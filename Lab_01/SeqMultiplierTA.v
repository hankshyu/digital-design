==> flow/design.v <==
module SeqMultiplierTA (
    input  wire           clk,
    input  wire           enable,
    input  wire [7:0]     A,
    input  wire [7:0]     B,
    output wire [15:0]    C
);
    localparam [1:0] M_IDEL = 0,
                     M_MUL  = 1,
                     M_OUT  = 2;
    reg [1:0] c_state, n_state;
    reg [3:0] idx;
    reg [7:0] A_reg, B_reg;
    reg [15:0] C_reg;
    wire mul_fin;
    always @(posedge clk) begin
        if (~enable) c_state <= M_IDEL;
        else c_state <= n_state;
    end
    always @(*) begin
        case (c_state) 
            M_IDEL:
                if (enable) n_state = M_MUL;
                else n_state = M_IDEL;
            M_MUL:
                if (mul_fin) n_state = M_OUT;
                else n_state = M_MUL;
            M_OUT:
                n_state = M_IDEL;
            default: n_state = M_IDEL;
        endcase
    end
    always @(posedge clk) begin
        if (c_state == M_IDEL) idx <= 7;
        else if (c_state == M_MUL) idx <= idx - 1;
    end
    assign mul_fin = (idx == 0);
    wire C_accumulate;
    wire [15:0] C_sl_one;
    assign C_accumulate = (B_reg & 8'h80) == 8'h80;
    assign C_sl_one = C_reg << 1;
    always @(posedge clk) begin
        if (c_state == M_IDEL && enable) A_reg <= A;
    end
    always @(posedge clk) begin
        if (c_state == M_IDEL && enable) B_reg <= B;
        else if (c_state == M_MUL) B_reg <= B_reg << 1; 
    end
    always @(posedge clk) begin
        if (c_state == M_IDEL && enable) C_reg <= 0;
        else if (c_state == M_MUL) C_reg <= C_accumulate ? C_sl_one + A_reg : C_sl_one;
    end
    assign C = C_reg;
endmodule
From RTL to reports: SeqMultiplierTA
What the tools print for SeqMultiplierTA, step after step.
Lines are those of the file above, counted from 1.
Cell names lack the library's common part.
{ "inputs": {"top": "SeqMultiplierTA", "clk_port": "clk", "cell_library": "sky130hd", "pvt_corner": "tt_025C_1v80"} }

Elaborated design
Counts by Yosys on the flattened word-level netlist (proc, flatten, opt, wreduce; memories kept). Register bits leave out memories and registers merged into their read ports (data or address). Print and check cells are left out. Cells with the same type and inputs are merged into one.
{ "word_totals": {"reg_bits": 38, "in_bits": 18, "out_inout_bits": 16} }
{ "op_classes": {"n_addsub": 2, "eq_ne": 1, "n_mux": 5, "n_reduce_logical": 4} }
{ "op_table": {"columns": ["operator", "n"], "rows": [
  ["adder 16 x 8 -> 16 bit", 1],
  ["2-to-1 mux 16 bit", 1],
  ["2-to-1 mux 8 bit", 2],
  ["subtractor 4 x 1 -> 4 bit (second input constant)", 1],
  ["logical NOT 4 bit", 1],
  ["parallel mux 2 bit (select 2 bit)", 1],
  ["equality test 2 x 1 -> 1 bit (second input constant)", 1],
  ["logical NOT 2 bit", 1],
  ["nonzero test 2 bit", 1],
  ["2-to-1 mux 2 bit", 1],
  ["logical AND 1 bit", 1]
]} }

Logic depth
Depth = most cells in a row (Yosys ltp): at word level without a register or memory, in the mapped netlist without a sequential cell, where the memories' decode and read muxes count.
{ "logic_depth": {"word_depth": 3, "ABC_AREA": 0, "mapped_depth": 8, "ltp_nobuf": 8} }

Mapped cells and area
Source: synth_stat.txt of the flow (Yosys; design flattened, memories mapped). It holds for the ABC_AREA given above (unset counts as 0); a run with the other value may have another netlist.
The area totals of this step are shown rounded.
{ "types": {"columns": ["cell_type", "n", "area_total_um2"], "rows": [
  ["edfxtp_1", 16, 480.461],
  ["dfxtp_1", 23, 460.442],
  ["nand2_1", 32, 120.115],
  ["ha_1", 8, 100.096],
  ["a21oi_1", 18, 90.086],
  ["xnor2_1", 9, 78.826],
  ["mux2i_1", 7, 70.067],
  ["o21ai_0", 11, 55.053],
  ["nand2b_1", 5, 31.28],
  ["inv_1", 8, 30.029],
  ["nor2_1", 8, 30.029],
  ["o2111ai_4", 1, 26.275],
  ["xor2_1", 3, 26.275],
  ["and3_1", 4, 25.024],
  ["nor2b_1", 4, 25.024],
  ["a211oi_1", 3, 22.522],
  ["fa_1", 1, 20.019],
  ["nand3_1", 4, 20.019]
]} }
Not listed: further types 24, cells in them 37.
{ "synth_totals": {"mapped_cells": 202, "mapped_area_um2": 1968, "seqArea_um2": 940.9, "ff_cells": 39, "n_buf": 9} }

Path before layout
Source: OpenSTA report_checks on the synthesized netlist (no wires, ideal clock, input and output delay 20% of the period each), path of least setup slack; recovery checks are left aside. Register names are those of the netlist, which keeps one name where synthesis merged equal registers.
{ "synth_path": {"path_type": "reg2reg", "from": "register C_reg[0]", "to": "register C_reg[15]", "clock_period_ns": 2.27, "setup_time_ns": 0.122, "arrival_ns": 1.849, "required_ns": 2.148, "slack_ns": 0.299, "path_delay_ns": 1.971, "driving_pins": 9, "n_path_buf": 0, "synth_period_reached_ns": 1.971} }
"path_delay_ns" is the arrival time less input delay plus setup time.
"driving_pins": output pins that drive a net of the path, with the launching flip-flop's if there is one; two outputs of one cell count as two.
"synth_period_reached_ns" is the clock period less the worst setup slack; recovery checks do not enter. This is arithmetic on one report: input and output delays are still those of the set period (20% each).
The rows between start and end are the longest chain of elaborated cells between them; the timing report does not say that the signal goes this way. Where chains are equally long, one stands for them.
Each line given opens the expression or statement behind the cell; cells for indexed reads and writes are added by Yosys, which also makes memories of some case tables.
{ "synth_via": {"path_cell_list": "dfxtp_1 -> ha_1 -> inv_1 -> fa_1 -> and2b_1 -> o2111ai_4 -> a211oi_2 -> xnor2_1 -> a21oi_1", "elab_chain_cells": 2, "cells_between": 2, "classes_between": "add/sub (1); mux (1)"} }
{ "synth_rtl": {"columns": ["item", "line", "rtl"], "rows": [
  ["start, declared", 14, "reg [15:0] C_reg;"],
  ["start, assigned", 50, "if (c_state == M_IDEL && enable) C_reg <= 0;"],
  ["start, assigned", 51, "else if (c_state == M_MUL) C_reg <= C_accumulate ? C_sl_one + A_reg : C_sl_one;"],
  ["adder 16 x 8 -> 16 bit", 51, null],
  ["2-to-1 mux 16 bit", 51, null],
  ["end, assigned", 50, null],
  ["end, assigned", 51, null],
  ["end, declared", 14, null]
]} }

Worst path after layout
From the final timing report of flow run A: the path of least setup slack in the routed layout; clock arrival at registers is part of the times.
{ "layout_path": {"path_type": "reg2reg", "from": "register C_reg[0]", "to": "register C_reg[15]", "clock_period_ns": 1.97, "setup_time_ns": 0.12, "arrival_ns": 2.06, "required_ns": 2.14, "slack_ns": 0.08, "driving_pins": 9, "n_path_buf": 0} }
The rows between start and end are the longest chain of elaborated cells between them; the timing report does not say that the signal goes this way. Where chains are equally long, one stands for them.
{ "layout_via": {"path_cell_list": "dfxtp_2 -> ha_1 -> inv_1 -> fa_2 -> and2b_2 -> o2111ai_4 -> a211oi_2 -> xnor2_1 -> a21oi_1", "elab_chain_cells": 2, "cells_between": 2, "classes_between": "add/sub (1); mux (1)"} }
{ "layout_rtl": {"columns": ["item", "line", "rtl"], "rows": [
  ["start, declared", 14, "reg [15:0] C_reg;"],
  ["start, assigned", 50, "if (c_state == M_IDEL && enable) C_reg <= 0;"],
  ["start, assigned", 51, "else if (c_state == M_MUL) C_reg <= C_accumulate ? C_sl_one + A_reg : C_sl_one;"],
  ["adder 16 x 8 -> 16 bit", 51, null],
  ["2-to-1 mux 16 bit", 51, null],
  ["end, assigned", 50, null],
  ["end, assigned", 51, null],
  ["end, declared", 14, null]
]} }

Ticket comment

Record of 2 stored runs of the RTL-to-layout flow on SeqMultiplierTA, platform sky130hd. The runs are unordered. Constraints: input delay and output delay 20% of the set period each, output load 0.01 pF.
"achievedPeriod_ns": clock period set for the run, less the worst setup slack. It is reckoned from that one timing run; input and output delays stay at 20% of the period that was set.
"timing.worst_path_ns": the worst setup path's part of the clock period (all of it between registers, 20% less for each end at a port) less its slack. A launch clock that arrives late makes it longer, a capture clock that arrives late makes it shorter.
"totalPower_mw" rests on the timing tool's default activity at the inputs, not on a simulated workload.
Measured values are rounded.
[
  {
    "run": "flow run A",
    "settings": { "period_ns": 1.97, "CORE_UTILIZATION": 40, "SETUP_SLACK_MARGIN": 0.01, "PLACE_DENSITY_LB_ADDON": 0.29, "CORE_ASPECT_RATIO": 1.11, "CORE_MARGIN": 7, "GPL_ROUTABILITY_DRIVEN": 1, "CTS_CLUSTER_SIZE": 50, "CTS_CLUSTER_DIAMETER": 368, "CAP_MARGIN": 25, "SLEW_MARGIN": 30 },
    "results": { "hold_worst_slack_ns": 0.413, "timing.worst_path_ns": 1.89, "critical_path_kind": "reg2reg", "finalUtil_pct": 55.0, "timing.setup.tns_ns": 0.000, "finalCellArea_um2": 2559, "timing.setup.ws_ns": 0.078, "totalPower_mw": 2.373, "synth_area_um2": 1968, "total_die_area_um2": 7083, "achievedPeriod_ns": 1.892 }
  },
  {
    "run": "flow run B",
    "settings": { "period_ns": 3.31, "CORE_UTILIZATION": 29, "SETUP_SLACK_MARGIN": 0.65, "PLACE_DENSITY_LB_ADDON": 0.15, "CELL_PAD_IN_SITES_GLOBAL_PLACEMENT": 3, "TNS_END_PERCENT": 55, "GPL_TIMING_DRIVEN": 0, "GPL_ROUTABILITY_DRIVEN": 0, "CTS_CLUSTER_DIAMETER": 300, "SLEW_MARGIN": 0, "MIN_ROUTING_LAYER": "met1", "MAX_ROUTING_LAYER": "met4", "CAP_MARGIN": 20, "CORE_MARGIN": 2 },
    "results": { "hold_worst_slack_ns": 0.417, "timing.worst_path_ns": 1.55, "critical_path_kind": "in2reg", "finalUtil_pct": 37.2, "timing.setup.tns_ns": 0.000, "finalCellArea_um2": 2487, "timing.setup.ws_ns": 1.096, "totalPower_mw": 1.317, "synth_area_um2": 1968, "total_die_area_um2": 7462, "achievedPeriod_ns": 2.214 }
  }
]
